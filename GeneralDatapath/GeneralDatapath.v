==> flow/design.v <==
module datapath(PCload,JMPmux,IRload,Meminst,MemWr,Aload,Reset,Clock,Sub,Asel,Aeq0,Apos,IR,data_in,dataOut);
input PCload, JMPmux, IRload, Meminst, MemWr,Aload,Reset,Clock,Sub;
input[7:0] data_in;
wire[7:0] data_out;
output[7:0] dataOut;
input[1:0] Asel;
output Apos,Aeq0;
output[2:0] IR;
wire[7:0] RAM_out, IR_out;
wire[7:0] mux4to1_out;
wire[4:0] increment_out, PC_out, RAM_address;
reg[4:0] JMPmux_out, Meminst_out;
reg[7:0] subadd_out;
Mux4to1_8bits mux4to1(Asel, subadd_out, data_in , RAM_out ,mux4to1_out);
Register_8bits ARegister(Aload, mux4to1_out, data_out, Reset, Clock);
assign dataOut = data_out;
assign Aeq0 = data_out == 0 ? 1:0;
assign Apos = ~data_out[7];
RAM_8bits RAM(Meminst_out, MemWr , data_out, RAM_out, Clock);
always @ (Sub, data_out, RAM_out)
	if(Sub == 1)
		subadd_out = data_out - RAM_out;
	else
		subadd_out = data_out + RAM_out;
Register_8bits IRRegister(IRload, RAM_out, IR_out, Reset, Clock);
assign IR = IR_out[7:5];
always @ (JMPmux , IR_out[4:0] , JMPmux_out)
    if(JMPmux == 1)
        JMPmux_out = IR_out[4:0];
    else
        JMPmux_out = increment_out;
Register_5bits registerPC(JMPmux_out, PCload, PC_out , Reset, Clock);
always @ (Meminst , IR_out[4:0] , PC_out)
    if(Meminst == 1)
        Meminst_out = IR_out[4:0];
    else
        Meminst_out = PC_out;
assign increment_out = PC_out + 1'b1;
endmodule
module Mux4to1_8bits(selector, in0, in1,in2,outData);
input[1:0] selector;
input[7:0] in0,in1,in2;
output reg[7:0] outData;
always @ (*)
	if( selector == 2'b00)
		outData = in0;
	else if( selector == 2'b01)
		outData = in1;
	else if( selector == 2'b10)
		outData = in2;
	else
		outData = 2'bXX;
endmodule
module RAM_8bits(address, WE,dataIn, dataOut, clock);
input [7:0] dataIn;
input [4:0] address;
input WE, clock;
output reg[7:0] dataOut;
reg [7:0] RAM[31:0];
always @ (posedge clock)
	if( WE == 1'b1)
		RAM[address] <= dataIn;
	else
		dataOut <= RAM[address];
endmodule
module Register_5bits(register_in, load, out ,clear,clock);
input[4:0] register_in;
input load, clear, clock;
output reg[4:0] out;
always @ (posedge clock)
	if(clear == 1 )
		out <= 5'b00000;
	else
	begin
      if(load == 1)
        out <= register_in;
      else
        out <= out;
	end
endmodule
module Register_8bits(load, register_input, out,clear,clock);
input load, clock,clear;
input [7:0] register_input;
output reg[7:0] out;
always @ (posedge clock)
	if(clear == 1 )
		out <= 8'b00000000;
	else
	begin
      if(load == 1)
        out <= register_input;
      else
        out <= out;
	end
endmodule
Tool chain data of datapath
Tool output for the design above, in the order of the flow.
Line numbers count from 1 in the design file above.
Operators carry their Yosys type and port widths (W data, S select, Z words).
Library cell names are shortened.
The mark - stands for no value.

design
  top = datapath
  clock input = Clock
  standard-cell library = sky130hd
  library corner = tt_025C_1v80

Elaborated design
Counts by Yosys on the flattened word-level netlist (proc, flatten, opt, wreduce; memories kept). Register bits leave out memories and registers merged into their read ports (data or address). Print and check cells are left out. Cells with the same type and inputs are merged into one.
Yosys's memory passes give these memory sizes; they may raise the number of words (mostly to a power of two), join words into wider ones and drop unused or constant bits.

bit counts
  register bits = 21
  bits in writable memories = 256
  word width x clocked read ports = 8
  memories = 1
  input bits = 19
  word-level cells = 23

operators by class
  add/subtract/negate cells = 3
  eq/ne operators = 2
  multiplexer cells = 10
  bitwise logic cells = 1
  reduce/logical cells = 3

memory list
  name     words  width  rd ports  write ports  line  RTL
  RAM.RAM  32     8      1         1            59    reg [7:0] RAM[31:0];

operator list
  operator               count
  $mux W8                5
  $mux W5                3
  $add A8 B8 Y8          1
  $sub A8 B8 Y8          1
  $logic_not A8 Y1       1
  $add A5 B1 Y5 const B  1
  $eq A2 B1 Y1 const B   1
  $eq A2 B2 Y1 const B   1
  $logic_not A2 Y1       1
  $mux W1                2
  $not A1 Y1             1
  $logic_not A1 Y1       1

Longest topological paths
Depth = most cells in a row (Yosys ltp): at word level without a register or memory, in the mapped netlist without a sequential cell, where the memories' decode and read muxes count.

logic depth
  depth after elaboration = 4
  ABC_AREA = 0
  mapped depth = 10
  gate-level depth less buffers = 10

Netlist
Yosys stat after the flow's synthesis: flattened, memories mapped to cells. It holds for the ABC_AREA given above (unset counts as 0); a run with the other value may have another netlist.
Totals and module areas in this step are rounded.

synthesis totals
  cells in the netlist = 761
  cell area after synthesis = 11900 µm²
  sequential area = 8348 µm²
  mapped flip-flops = 285
  buffers = 35

cells by type
  cell type  count
  edfxtp_1   264
  mux2i_1    142
  dfxtp_1    21
  o22ai_1    64
  nor2_1     70
  ha_1       9
  o21ai_2    12
  buf_6      9
  nor4_1     16
  and4bb_2   5
  xnor2_1    7
  nor4b_2    4
  buf_2      11
  nand2_1    14
  inv_1      11
  and4b_1    4
  a211oi_1   5
  a21oi_1    7

Other cell types: 36; their cells: 86.
The figures by module come from a second, unflattened synthesis with its own total; it is not the netlist above.

second synthesis, totals
  cell total of the unflattened synthesis = 748
  area (unflattened synthesis) = 11840 µm²

Each row is one instance without its submodules.

modules
  module          times used  cells  area (µm²)
  RAM_8bits       1           577    10280
  datapath        1           83     601.8
  Register_8bits  2           26     285.3
  Mux4to1_8bits   1           20     197.7
  Register_5bits  1           16     180.2

Worst setup path after synthesis
Path of least setup slack by OpenSTA after synthesis, without wires, with an ideal clock, recovery checks aside; 20% of the period is set as input and as output delay. Where synthesis merged equal registers, the netlist keeps one of their names.

timing after synthesis
  kind = input to register
  start point = input port Meminst
  end point = memory RAM.RAM[13][0]
  clock period = 4.33 ns
  input delay = 0.866 ns
  launch time at the first pin = 0.866 ns
  arrival = 2.235 ns
  slack = 1.725 ns
  path delay = 1.739 ns
  stages = 6
  path buffers = 3
  synthesis period reached = 2.605 ns

"path delay" is the arrival time less input delay plus setup time.
"stages": output pins that drive a net of the path, with the launching flip-flop's if there is one; two outputs of one cell count as two.
"synthesis period reached" = period - worst setup slack (recovery checks aside). The figure is calculated, with input and output delays left at 20% of the set period.
The rows between start and end are the longest chain of elaborated cells between them; the timing report does not say that the signal goes this way. Where chains are equally long, one stands for them.
A line is the first line of the expression or statement that the cell stems from. Yosys adds cells for indexed reads and writes and turns some case tables into memories.

between the ends, after synthesis
  cells stage by stage = mux2_4 > clkbuf_1 > buf_6 > buf_2 > nand3_1 > nor2_1
  length of the longest elaborated chain = 2
  elaborated cells between the ends (all ways) = 2
  those cells by class = mux: 2

RTL lines, path after synthesis
  element             line  RTL
  start: declaration  2     input PCload, JMPmux, IRload, Meminst, MemWr,Aload,Reset,Clock,Sub;
  $mux W5             34    if(Meminst == 1)
  $mux W5             61    if( WE == 1'b1)
  end: declaration    59    reg [7:0] RAM[31:0];

Timing after layout
From the final timing report of job 1: the path of least setup slack in the routed layout; clock arrival at registers is part of the times.

timing after layout
  kind = register to output
  start point = register ARegister.out[3]
  end point = output port Aeq0
  clock period = 2.34 ns
  launch time at the first pin = 0.55 ns
  arrival = 1.90 ns
  slack = -0.03 ns
  stages = 5
  path buffers = 2

The rows between start and end are the longest chain of elaborated cells between them; the timing report does not say that the signal goes this way. Where chains are equally long, one stands for them.
At most two assigning lines are given for a register; there are more.

between the ends, after layout
  cells stage by stage = dfxtp_2 > or4_4 > nor2_4 > buf_8 > buf_8
  length of the longest elaborated chain = 2
  elaborated cells between the ends (all ways) = 2
  those cells by class = mux: 1; reduce/logical: 1

RTL lines, path after layout
  element             line  RTL
  start: declaration  84    output reg[7:0] out;
  start: assignment   91    out <= register_input;
  start: assignment   93    out <= out;
  $logic_not A8 Y1    17    assign Aeq0 = data_out == 0 ? 1:0;
  $mux W1             17
  end: declaration    7     output Apos,Aeq0;

Top module datapath; platform sky130hd; tools Yosys and OpenROAD; 2 stored runs in no particular order. Input and output delays are each 20% of the period that was set; the output load is 0.01 pF.
"achieved period" is the run's clock period less its worst setup slack. It is reckoned from that one timing run; input and output delays stay at 20% of the period that was set.
"worst path time" means the part of the period allowed to the worst setup path (the constraints hold back 20% at inputs and 20% at outputs) less its slack; where the path has registers, the arrival times of their clocks count too.
"total power of the final layout" is the tool's figure for a default switching activity; nothing was simulated.
Results are given in rounded form.
A setting shown as n/a is not set for that run.

item                                          job 1               job 2
period_ns                                     2.34                1.62
CORE_UTILIZATION                              16                  18
PLACE_DENSITY                                 0.89                n/a
CORE_ASPECT_RATIO                             1.04                0.87
CORE_MARGIN                                   7                   2
CELL_PAD_IN_SITES_GLOBAL_PLACEMENT            3                   0
ABC_AREA                                      0                   n/a
GPL_ROUTABILITY_DRIVEN                        0                   n/a
CTS_CLUSTER_SIZE                              47                  n/a
CTS_CLUSTER_DIAMETER                          179                 127
SLEW_MARGIN                                   10                  20
MIN_ROUTING_LAYER                             met2                n/a
MAX_ROUTING_LAYER                             met4                n/a
CAP_MARGIN                                    20                  20
SETUP_SLACK_MARGIN                            n/a                 0.42
PLACE_DENSITY_LB_ADDON                        n/a                 0.09
HOLD_SLACK_MARGIN                             n/a                 -0.02
synthesized cell area (µm²)                   11900               11900
total die area (µm²)                          82220               68200
standard-cell area of the final layout (µm²)  15080               19200
post-route utilization (%)                    20.6                29.5
lowest setup slack (ns)                       -0.032              -0.692
total negative slack on setup checks (ns)     -0.038              -28.80
worst hold slack in the final report (ns)     0.525               0.497
total power of the final layout (mW)          10.04               19.97
achieved period (ns)                          2.372               2.312
worst path time (ns)                          1.90                2.31
kind of the worst setup path                  register to output  register to register

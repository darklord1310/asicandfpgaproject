==> flow/design.v <==
module instructionCycleOp(inputOfIR, inputOfRAM,outputFromRAM,IRload, JMPmux, PCload, Reset, Meminst, MemWr, Clock, IR, RAM_Address, lower5bits_IR, increment_output);
input[7:0] inputOfIR, inputOfRAM;
output[7:0] outputFromRAM;
output[2:0] IR;
input IRload, JMPmux, PCload, Reset, Meminst, MemWr, Clock;
wire[7:0] IR_out;
output[4:0] lower5bits_IR;
wire[4:0] increment_out, PC_out;
reg[4:0] JMPmux_out;
reg[4:0] Meminst_out;
output[4:0] increment_output;
output[4:0] RAM_Address;
Register_8bits IRRegister(IRload, inputOfIR, IR_out, Reset, Clock);
assign IR = IR_out[7:5];
always @ (JMPmux , IR_out[4:0] , JMPmux_out)
    if(JMPmux == 1)
        JMPmux_out = IR_out[4:0];
    else
        JMPmux_out = increment_out;
assign lower5bits_IR = IR_out[4:0];
Register_5bits registerPC(JMPmux_out, PCload, PC_out , Reset, Clock);
always @ (Meminst , IR_out[4:0] , PC_out)
    if(Meminst == 1)
        Meminst_out = IR_out[4:0];
    else
        Meminst_out = PC_out;
assign increment_out = PC_out + 1'b1;
assign RAM_Address = Meminst_out;
RAM_8bits RAM(Meminst_out, MemWr ,inputOfRAM, outputFromRAM, Clock);
assign increment_output = increment_out;
endmodule
module RAM_8bits(address, WE,dataIn, dataOut, clock);
input [7:0] dataIn;
input [4:0] address;
input WE, clock;
output reg[7:0] dataOut;
reg [7:0] RAM[31:0];
always @ (posedge clock)
	if( WE == 1'b1)
		RAM[address] <= dataIn;
	else
		dataOut <= RAM[address];
endmodule
module Register_5bits(register_in, load, out ,clear,clock);
input[4:0] register_in;
input load, clear, clock;
output reg[4:0] out;
always @ (posedge clock)
	if(clear == 1 )
		out <= 5'b00000;
	else
	begin
      if(load == 1)
        out <= register_in;
      else
        out <= out;
	end
endmodule
module Register_8bits(load, register_input, out,clear,clock);
input load, clock,clear;
input [7:0] register_input;
output reg[7:0] out;
always @ (posedge clock)
	if(clear == 1 )
		out <= 8'b00000000;
	else
	begin
      if(load == 1)
        out <= register_input;
      else
        out <= out;
	end
endmodule
From RTL to reports: instructionCycleOp
The steps from the RTL of instructionCycleOp to its reports follow in flow order.
Lines are those of the file above, counted from 1.
Library cell names are shortened.
A cell with -- has no value.
- design top: instructionCycleOp
- clock input: Clock
- standard-cell library: sky130hd
- corner: tt_025C_1v80

Word level
Yosys after proc, flatten, opt, wreduce and memory -nomap, before mapping. Enables and synchronous resets that opt folds into registers are not counted as muxes. Memory bits, and registers merged into a memory's read port (data or address), are not among the register bits. Print and check cells are not counted. Equal cells are merged and count once.
Yosys's memory passes give these memory sizes; they may raise the number of words (mostly to a power of two), join words into wider ones and drop unused or constant bits.
- noted bits in registers: 13
- RAM bits at 256
- noted word width x clocked read ports: 8
- noted memory cells: 1
- noted bits of input ports: 23
- noted cells after elaboration: 10
- add/sub/neg operators at 1
- noted multiplexer cells: 5
- noted reductions and logical operators: 1
- memories (name ; words ; bits a word ; read ports ; write ports ; line ; text):
    RAM.RAM ; 32 ; 8 ; 1 ; 1 ; 37 ; reg [7:0] RAM[31:0];
- operators by type and width (cell ; count):
    5-bit 2-to-1 mux ; 3
    8-bit 2-to-1 mux ; 1
    5-bit by 1-bit adder with 5-bit output (second input constant) ; 1
    1-bit zero test ; 1
    1-bit 2-to-1 mux ; 1

Longest topological paths
Longest topological path by Yosys (ltp), each cell counted once; first at word level (registers and memories cut), then after technology mapping (sequential cells cut; the memories' decode and read muxes count).
- word-level depth at 2
- noted ABC_AREA: 0
- gate-level depth with buffers at 10

After synthesis
Yosys stat after the flow's synthesis: flattened, memories mapped to cells. It holds for the ABC_AREA given above (unset counts as 0); a run with the other value may have another netlist.
- noted mapped cells: 658
- mapped area at 11029.3 µm²
- mapped flip-flops at 277
- buffers: 37
- cells by type (cell ; count ; area in all (µm²)):
    edfxtp_1 ; 264 ; 7.93E+03
    mux2i_1 ; 57 ; 570.547
    mux4_2 ; 22 ; 495.475
    dfxtp_1 ; 13 ; 260.25
    nor2_1 ; 51 ; 191.434
    o21ai_0 ; 38 ; 190.182
    a22oi_1 ; 23 ; 172.666
    o22ai_1 ; 23 ; 143.888
    a41oi_1 ; 10 ; 87.584
    nand2_1 ; 23 ; 86.333
    nor2b_1 ; 10 ; 62.56
    clkbuf_1 ; 15 ; 56.304
    nand4_1 ; 9 ; 56.304
    buf_2 ; 11 ; 55.053
    a21o_1 ; 7 ; 52.55
    a2111oi_2 ; 3 ; 45.043
    nand3_1 ; 9 ; 45.043
    a2111oi_0 ; 5 ; 43.792
Not listed: further types 33, cells in them 65.
By module: a second synthesis without flattening, with its own total; a netlist apart from the flattened one above.
- noted cells (unflattened synthesis): 638
- noted area total of the unflattened synthesis: 10935.5 µm²
Each row is one instance without its submodules.
- by module (module ; instances ; cells ; area (µm²) ; sequential area (µm²)):
    RAM_8bits ; 1 ; 577 ; 10284.9 ; 7927.6
    Register_8bits ; 1 ; 26 ; 285.3 ; 160.2
    instructionCycleOp ; 1 ; 19 ; 185.2 ; 0.0
    Register_5bits ; 1 ; 16 ; 180.2 ; 100.1

Timing after synthesis
OpenSTA on the mapped netlist: ideal clock, no wires. The path of least setup slack (recovery checks aside). Input and output delay are each 20% of the period. Register names are those of the netlist, which keeps one name where synthesis merged equal registers.
- kind: input -> register
- start: input port Meminst
- end: memory RAM.RAM[13][0]
- noted period: 2720 ps
- noted external input delay: 544 ps
- noted data arrival time: 2102 ps
- data required time: 2350 ps
- setup slack at 247 ps
- delay of the path: 1928 ps
- stages on the path at 7
- period reached after synthesis: 2473 ps
"delay of the path" is the arrival time less input delay plus setup time.
"stages on the path" counts driving pins, that of a launching flip-flop among them; a cell with two outputs on the path counts twice.
"period reached after synthesis" = period - worst setup slack (recovery checks aside). The figure is calculated, with input and output delays left at 20% of the set period.
Between the ends stands the longest chain of elaborated cells between them, by number of cells; it is not shown to be the way that was timed. Of several equally long chains one is given.
Each line given opens the expression or statement behind the cell; cells for indexed reads and writes are added by Yosys, which also makes memories of some case tables.
- path through: mux2i_4 > inv_4 > buf_6 > buf_4 > buf_2 > nand3_1 > nor2_1
- cells in the longest elaborated chain at 2
- noted elaborated cells on any way between the ends: 2
- RTL lines with such cells at 2
- classes of those cells: 2 x mux
- RTL lines, path after synthesis (what ; line ; text):
    start, declared ; 5 ; input IRload, JMPmux, PCload, Reset, Meminst, MemWr, Clock;
    5-bit 2-to-1 mux ; 23 ; if(Meminst == 1)
    5-bit 2-to-1 mux ; 39 ; if( WE == 1'b1)
    end, declared ; 37 ; reg [7:0] RAM[31:0];
Nets of the timed path that keep an RTL name, with a line that drives or declares them; the list need not be complete.
- named nets, after synthesis (signal ; line):
    RAM_Address[0] ; 23

Worst path after layout
Path of least setup slack in the final report of flow run A (OpenROAD, finished layout, wires in). Where an end is a register, its clock arrival counts in the times.
The path's times are printed in steps of 10 ps; the period is the one set.
- kind: input -> output
- start: input port Meminst
- end: output port RAM_Address[4]
- noted period: 4000 ps
- noted external input delay: 800 ps
- external output delay: 800 ps
- noted data arrival time: 2760 ps
- data required time: 3200 ps
- setup slack at 440 ps
- stages on the path at 6
Between the ends stands the longest chain of elaborated cells between them, by number of cells; it is not shown to be the way that was timed. Of several equally long chains one is given.
- path through: clkdlybuf4s50_1 > buf_4 > and2_1 > nor2_1 > inv_1 > clkdlybuf4s50_1
- cells in the longest elaborated chain at 1
- noted elaborated cells on any way between the ends: 1
- RTL lines with such cells at 1
- classes of those cells: 1 x mux
- RTL lines, path post-layout (what ; line ; text):
    start, declared ; 5 ; input IRload, JMPmux, PCload, Reset, Meminst, MemWr, Clock;
    5-bit 2-to-1 mux ; 23 ; if(Meminst == 1)
    end, declared ; 12 ; output[4:0] RAM_Address;

Add stored flow runs of instructionCycleOp

Design instructionCycleOp on sky130hd. What follows are 2 stored runs of the flow, each under its own settings; their order means nothing. The constraints put input and output delay at 20% of the set period each and load the outputs with 0.01 pF.
"achieved clock period" is the run's clock period less its worst setup slack. It is reckoned from that one timing run; input and output delays stay at 20% of the period that was set.

Flow run A

==> flow/run.sh <==
#!/bin/bash
# the make line also repeats the synthesis and layout settings of config.mk as NAME=value (left out here)
make -C /OpenROAD-flow-scripts/flow DESIGN_CONFIG=/design/flow/config.mk WORK_HOME=/design/flow/orfs CLKGATE_MAP_FILE= finish
==> flow/config.mk <==
export PLATFORM = sky130hd
export DESIGN_NAME = instructionCycleOp
export DESIGN_NICKNAME = instructionCycleOp
export VERILOG_FILES = /design/flow/design.v
export SDC_FILE = /design/flow/constraint.sdc
export NUM_CORES = 4
export LEC_CHECK = 0
export ABC_AREA = 0
export CAP_MARGIN = 20
export CELL_PAD_IN_SITES_DETAIL_PLACEMENT = 1
export CORE_MARGIN = 2
export CORE_UTILIZATION = 28
export CTS_CLUSTER_SIZE = 53
export GPL_ROUTABILITY_DRIVEN = 1
export SLEW_MARGIN = 30
export TNS_END_PERCENT = 5
==> flow/constraint.sdc <==
create_clock -name core_clock -period 4.0 [get_ports {Clock}]
set_input_delay 0.8000 -clock core_clock [delete_from_list [all_inputs] [get_ports {Clock}]]
set_output_delay 0.8000 -clock core_clock [all_outputs]
set_load 0.01 [all_outputs]

Measured in flow run A:
- synthesis area: 11029.3 µm²
- noted the full die area: 40994.1 µm²
- worst setup slack after layout at 440 ps
- area of the standard cells in the finished layout: 13320.3 µm²
- achieved clock period: 3560 ps

Flow run B

==> flow/run.sh <==
#!/bin/bash
# the make line also repeats the synthesis and layout settings of config.mk as NAME=value (left out here)
make -C /OpenROAD-flow-scripts/flow DESIGN_CONFIG=/design/flow/config.mk WORK_HOME=/design/flow/orfs CLKGATE_MAP_FILE= finish
==> flow/config.mk <==
export PLATFORM = sky130hd
export DESIGN_NAME = instructionCycleOp
export DESIGN_NICKNAME = instructionCycleOp
export VERILOG_FILES = /design/flow/design.v
export SDC_FILE = /design/flow/constraint.sdc
export NUM_CORES = 4
export LEC_CHECK = 0
export CAP_MARGIN = 20
export CORE_MARGIN = 2
export CORE_UTILIZATION = 24
export CTS_CLUSTER_DIAMETER = 220
export CTS_CLUSTER_SIZE = 15
export GPL_ROUTABILITY_DRIVEN = 0
export PLACE_DENSITY_LB_ADDON = 0.03
export SETUP_SLACK_MARGIN = 0.24
export SLEW_MARGIN = 20
export TNS_END_PERCENT = 50
==> flow/constraint.sdc <==
create_clock -name core_clock -period 1.44 [get_ports {Clock}]
set_input_delay 0.2880 -clock core_clock [delete_from_list [all_inputs] [get_ports {Clock}]]
set_output_delay 0.2880 -clock core_clock [all_outputs]
set_load 0.01 [all_outputs]

Measured in flow run B:
- synthesis area: 11029.3 µm²
- noted the full die area: 47685.5 µm²
- worst setup slack after layout at -859 ps
- area of the standard cells in the finished layout: 15845.2 µm²
- achieved clock period: 2299 ps

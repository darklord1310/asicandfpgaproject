==> flow/design.v <==
module instructionSetOp(RAM_output, input_data, output_data, Asel, Aload, Reset, Clock, Sub, Aeq0, Apos, MemWr, RAMAddress);
input Clock, Reset, Aload, Sub, MemWr;
input[1:0] Asel;
input[7:0] input_data;
output[7:0] output_data, RAM_output;
wire[7:0] outputOfRAM;
output Apos;
output[7:0] Aeq0;
input[4:0] RAMAddress;
wire[7:0] mux4to1_out;
reg[7:0] subadd_out;
Mux4to1_8bits mux4to1(Asel, subadd_out, input_data ,outputOfRAM ,mux4to1_out);
Register_8bits ARegister(Aload, mux4to1_out, output_data, Reset, Clock);
assign Aeq0 = output_data == 0 ? 1:0;
assign Apos = ~output_data[7];
RAM_8bits RAM(RAMAddress, MemWr , output_data, outputOfRAM, Clock);
assign RAM_output = outputOfRAM;
always @ (Sub, output_data, outputOfRAM)
	if(Sub == 1)
		subadd_out = output_data - outputOfRAM;
	else
		subadd_out = output_data + outputOfRAM;
endmodule
module Mux4to1_8bits(selector, in0, in1,in2,outData);
input[1:0] selector;
input[7:0] in0,in1,in2;
output reg[7:0] outData;
always @ (*)
	if( selector == 2'b00)
		outData = in0;
	else if( selector == 2'b01)
		outData = in1;
	else if( selector == 2'b10)
		outData = in2;
	else
		outData = 2'bXX;
endmodule
module RAM_8bits(address, WE,dataIn, dataOut, clock);
input [7:0] dataIn;
input [4:0] address;
input WE, clock;
output reg[7:0] dataOut;
reg [7:0] RAM[31:0];
always @ (posedge clock)
	if( WE == 1'b1)
		RAM[address] <= dataIn;
	else
		dataOut <= RAM[address];
endmodule
module Register_8bits(load, register_input, out,clear,clock);
input load, clock,clear;
input [7:0] register_input;
output reg[7:0] out;
always @ (posedge clock)
	if(clear == 1 )
		out <= 8'b00000000;
	else
	begin
      if(load == 1)
        out <= register_input;
      else
        out <= out;
	end
endmodule
# ---- Reports on instructionSetOp
# Tool output for the design above, in the order of the flow.
# Line numbers count from 1 in the design file above.
# The mark -- stands for no value.
dict set report setup {
  design {instructionSetOp}
  clock_port {Clock}
  cell_library {sky130hd}
  pvt_corner {tt_025C_1v80}
}

# ---- Word level
# Counts by Yosys on the flattened word-level netlist (proc, flatten, opt, wreduce; memories kept). Register bits leave out memories and registers merged into their read ports (data or address). Print and check cells are left out. Cells with the same type and inputs are merged into one.
# Yosys's memory passes give these memory sizes; they may raise the number of words (mostly to a power of two), join words into wider ones and drop unused or constant bits.
dict set report bits {
  in_bits 20
  ff_bits 8
  ram_bits 256
  memories 1
  elab_cells 18
  output_inout_bits 25
  clocked_rd_ports_x_width 8
}
# memory words word_bits rd write_ports line
set mem_list {}
lappend mem_list {RAM.RAM 32 8 1 1 43} ;# reg [7:0] RAM[31:0];
dict set report op_classes {
  n_mux 8
  n_logic 1
  n_reduce_logical 3
  eq_ne 2
  addsub 2
}
# cell n
set ops {}
lappend ops {{8-bit two-way mux} 5}
lappend ops {{8-bit adder} 1}
lappend ops {{8-bit subtractor} 1}
lappend ops {{8-bit logical NOT} 1}
lappend ops {{5-bit two-way mux} 1}
lappend ops {{2-bit by 1-bit equality test with 1-bit output with constant B} 1}
lappend ops {{2-bit equality test with constant B} 1}
lappend ops {{2-bit logical NOT} 1}
lappend ops {{1-bit two-way mux} 2}
lappend ops {{1-bit NOT} 1}
lappend ops {{1-bit logical NOT} 1}

# ---- Longest topological paths
# Depth = most cells in a row (Yosys ltp): at word level without a register or memory, in the mapped netlist without a sequential cell, where the memories' decode and read muxes count.
dict set report depth {
  ltp_word 4
  ABC_AREA 1
  depth_mapped 17
  depth_no_buf 17
}

# ---- Synthesis result
# Yosys stat after the flow's synthesis: flattened, memories mapped to cells. It holds for the ABC_AREA given above (unset counts as 0); a run with the other value may have another netlist.
# Totals and module areas in this step are rounded.
dict set report synth_totals {
  cells 823
  sequential_area_um2 8090
  mapped_area_um2 11000
  flip_flops 272
  buf_cells 39
}
# cell n type_area_um2
set types {}
lappend types {sky130_fd_sc_hd__edfxtp_1 264 7.93E+03}
lappend types {sky130_fd_sc_hd__a22oi_1 128 960.922}
lappend types {sky130_fd_sc_hd__nand2_1 205 769.488}
lappend types {sky130_fd_sc_hd__nor2_1 58 217.709}
lappend types {sky130_fd_sc_hd__dfxtp_1 8 160.154}
lappend types {sky130_fd_sc_hd__buf_4 21 157.651}
lappend types {sky130_fd_sc_hd__inv_1 40 150.144}
lappend types {sky130_fd_sc_hd__ha_1 8 100.096}
lappend types {sky130_fd_sc_hd__nor3_2 8 80.077}
lappend types {sky130_fd_sc_hd__buf_2 15 75.072}
lappend types {sky130_fd_sc_hd__a21oi_1 13 65.062}
lappend types {sky130_fd_sc_hd__o21ai_0 13 65.062}
lappend types {sky130_fd_sc_hd__nand3_1 12 60.058}
lappend types {sky130_fd_sc_hd__a221oi_1 6 52.55}
lappend types {sky130_fd_sc_hd__xnor2_1 3 26.275}
lappend types {sky130_fd_sc_hd__buf_6 2 22.522}
lappend types {sky130_fd_sc_hd__fa_1 1 20.019}
lappend types {sky130_fd_sc_hd__nand4_1 3 18.768}
# Not listed: further types 13, cells in them 15.

# ---- Path before layout
# Path of least setup slack by OpenSTA after synthesis, without wires, with an ideal clock, recovery checks aside; 20% of the period is set as input and as output delay. Where synthesis merged equal registers, the netlist keeps one of their names.
dict set report synth_timing {
  path_kind {input -> register}
  startpoint {input RAMAddress[2]}
  endpoint {memory RAM.RAM[29][0]}
  t_arrival_ps 1926
  period_ps 3980
  setup_ps 370
  n_path_buf 1
  setup_slack_ps 1684
  t_first_pin_ps 796
  path_delay_ps 1500
  in_delay_ps 796
  required_ps 3610
  stages 5
  synth_period_reached_ps 2296
}
# "path_delay_ps" = arrival - input delay + setup time.
# "stages" counts driving pins, that of a launching flip-flop among them; a cell with two outputs on the path counts twice.
# "synth_period_reached_ps" is the clock period less the worst setup slack; recovery checks do not enter. This is arithmetic on one report: input and output delays are still those of the set period (20% each).
# Between the ends stands the longest chain of elaborated cells between them, by number of cells; it is not shown to be the way that was timed. Of several equally long chains one is given.
# A line is the first line of the expression or statement that the cell stems from. Yosys adds cells for indexed reads and writes and turns some case tables into memories.
dict set report synth_via {
  cell_sequence {sky130_fd_sc_hd__buf_4 > sky130_fd_sc_hd__inv_1 > sky130_fd_sc_hd__nor3_2 > sky130_fd_sc_hd__inv_1 > sky130_fd_sc_hd__nor2_1}
  elab_chain_cells 1
  cells_between 1
  lines_between 1
  cone_classes {mux (1)}
}
# item line
set synth_rtl {}
lappend synth_rtl {{from (decl)} 9} ;# input[4:0] RAMAddress;
lappend synth_rtl {{5-bit two-way mux} 45} ;# if( WE == 1'b1)
lappend synth_rtl {{to (decl)} 43} ;# reg [7:0] RAM[31:0];

# ---- Worst path after layout
# Path of least setup slack in the final report of flow run A (OpenROAD, finished layout, wires in). Where an end is a register, its clock arrival counts in the times.
# The report prints the path's times to 10 ps; the period is as set.
dict set report layout_timing {
  path_kind {register -> output}
  startpoint {register ARegister.out[3]}
  endpoint {output Aeq0[0]}
  t_first_pin_ps 530
  out_delay_ps 500
  t_arrival_ps 2170
  period_ps 2520
  setup_slack_ps -150
  required_ps 2020
  n_path_buf 1
  stages 4
}
# Between the ends stands the longest chain of elaborated cells between them, by number of cells; it is not shown to be the way that was timed. Of several equally long chains one is given.
# A register here has more assigning lines than the two given.
dict set report layout_via {
  cell_sequence {sky130_fd_sc_hd__dfxtp_1 > sky130_fd_sc_hd__nor4_2 > sky130_fd_sc_hd__and2_1 > sky130_fd_sc_hd__clkdlybuf4s50_1}
  elab_chain_cells 2
  cells_between 2
  lines_between 1
  cone_classes {mux (1); reduce/logical (1)}
}
# item line
set layout_rtl {}
lappend layout_rtl {{from (decl)} 53} ;# output reg[7:0] out;
lappend layout_rtl {{from (assign)} 60} ;# out <= register_input;
lappend layout_rtl {{from (assign)} 62} ;# out <= out;
lappend layout_rtl {{8-bit logical NOT} 14} ;# assign Aeq0 = output_data == 0 ? 1:0;
lappend layout_rtl {{1-bit two-way mux} 14}
lappend layout_rtl {{to (decl)} 8} ;# output[7:0] Aeq0;

# instructionSetOp through Yosys and OpenROAD on sky130hd: 2 stored runs, unordered, with their settings and measured results. The constraints put input and output delay at 20% of the set period each and load the outputs with 0.01 pF.
# "period_less_ws_ps" is the run's clock period less its worst setup slack. It is reckoned from that one timing run; input and output delays stay at 20% of the period that was set.
# "worstPathTime_ps" = time allowed to the worst setup path (clock period - input delay - output delay, where it has them) - its slack; a late launch clock adds to it, a late capture clock takes from it.
# "design_power_mw" is the tool's figure for a default switching activity; nothing was simulated.
# "worstPathTime_ps" is given in steps of 10 ps.
# The results are shown rounded.
run="flow run A" settings period_ns=2.52 CORE_UTILIZATION=62 SETUP_SLACK_MARGIN=-0.23 PLACE_DENSITY_LB_ADDON=0.01 CORE_MARGIN=8 CELL_PAD_IN_SITES_GLOBAL_PLACEMENT=0 TNS_END_PERCENT=80 ABC_AREA=1 GPL_TIMING_DRIVEN=1 CTS_CLUSTER_DIAMETER=59 SLEW_MARGIN=25 MAX_ROUTING_LAYER="met4" CAP_MARGIN=20
run="flow run A" results setup_worst_slack_ps=-151 final_hold_ws_ps=575 final_stdcell_area_um2=13000 synth_area_um2=11000 setupTns_ps=-196 design.die.area_um2=22300 design_power_mw=9.90 worstPathTime_ps=2170 critical_path_type="register -> output" final_util_frac=0.748 period_less_ws_ps=2671
run="flow run B" settings period_ns=2.2 SETUP_SLACK_MARGIN=0.34 CAP_MARGIN=20 CORE_MARGIN=2 CORE_UTILIZATION=40 SLEW_MARGIN=20
run="flow run B" results setup_worst_slack_ps=-41 final_hold_ws_ps=634 final_stdcell_area_um2=14300 synth_area_um2=11000 setupTns_ps=-57 design.die.area_um2=28900 design_power_mw=11.8 worstPathTime_ps=2240 critical_path_type="register -> register" final_util_frac=0.53 period_less_ws_ps=2241
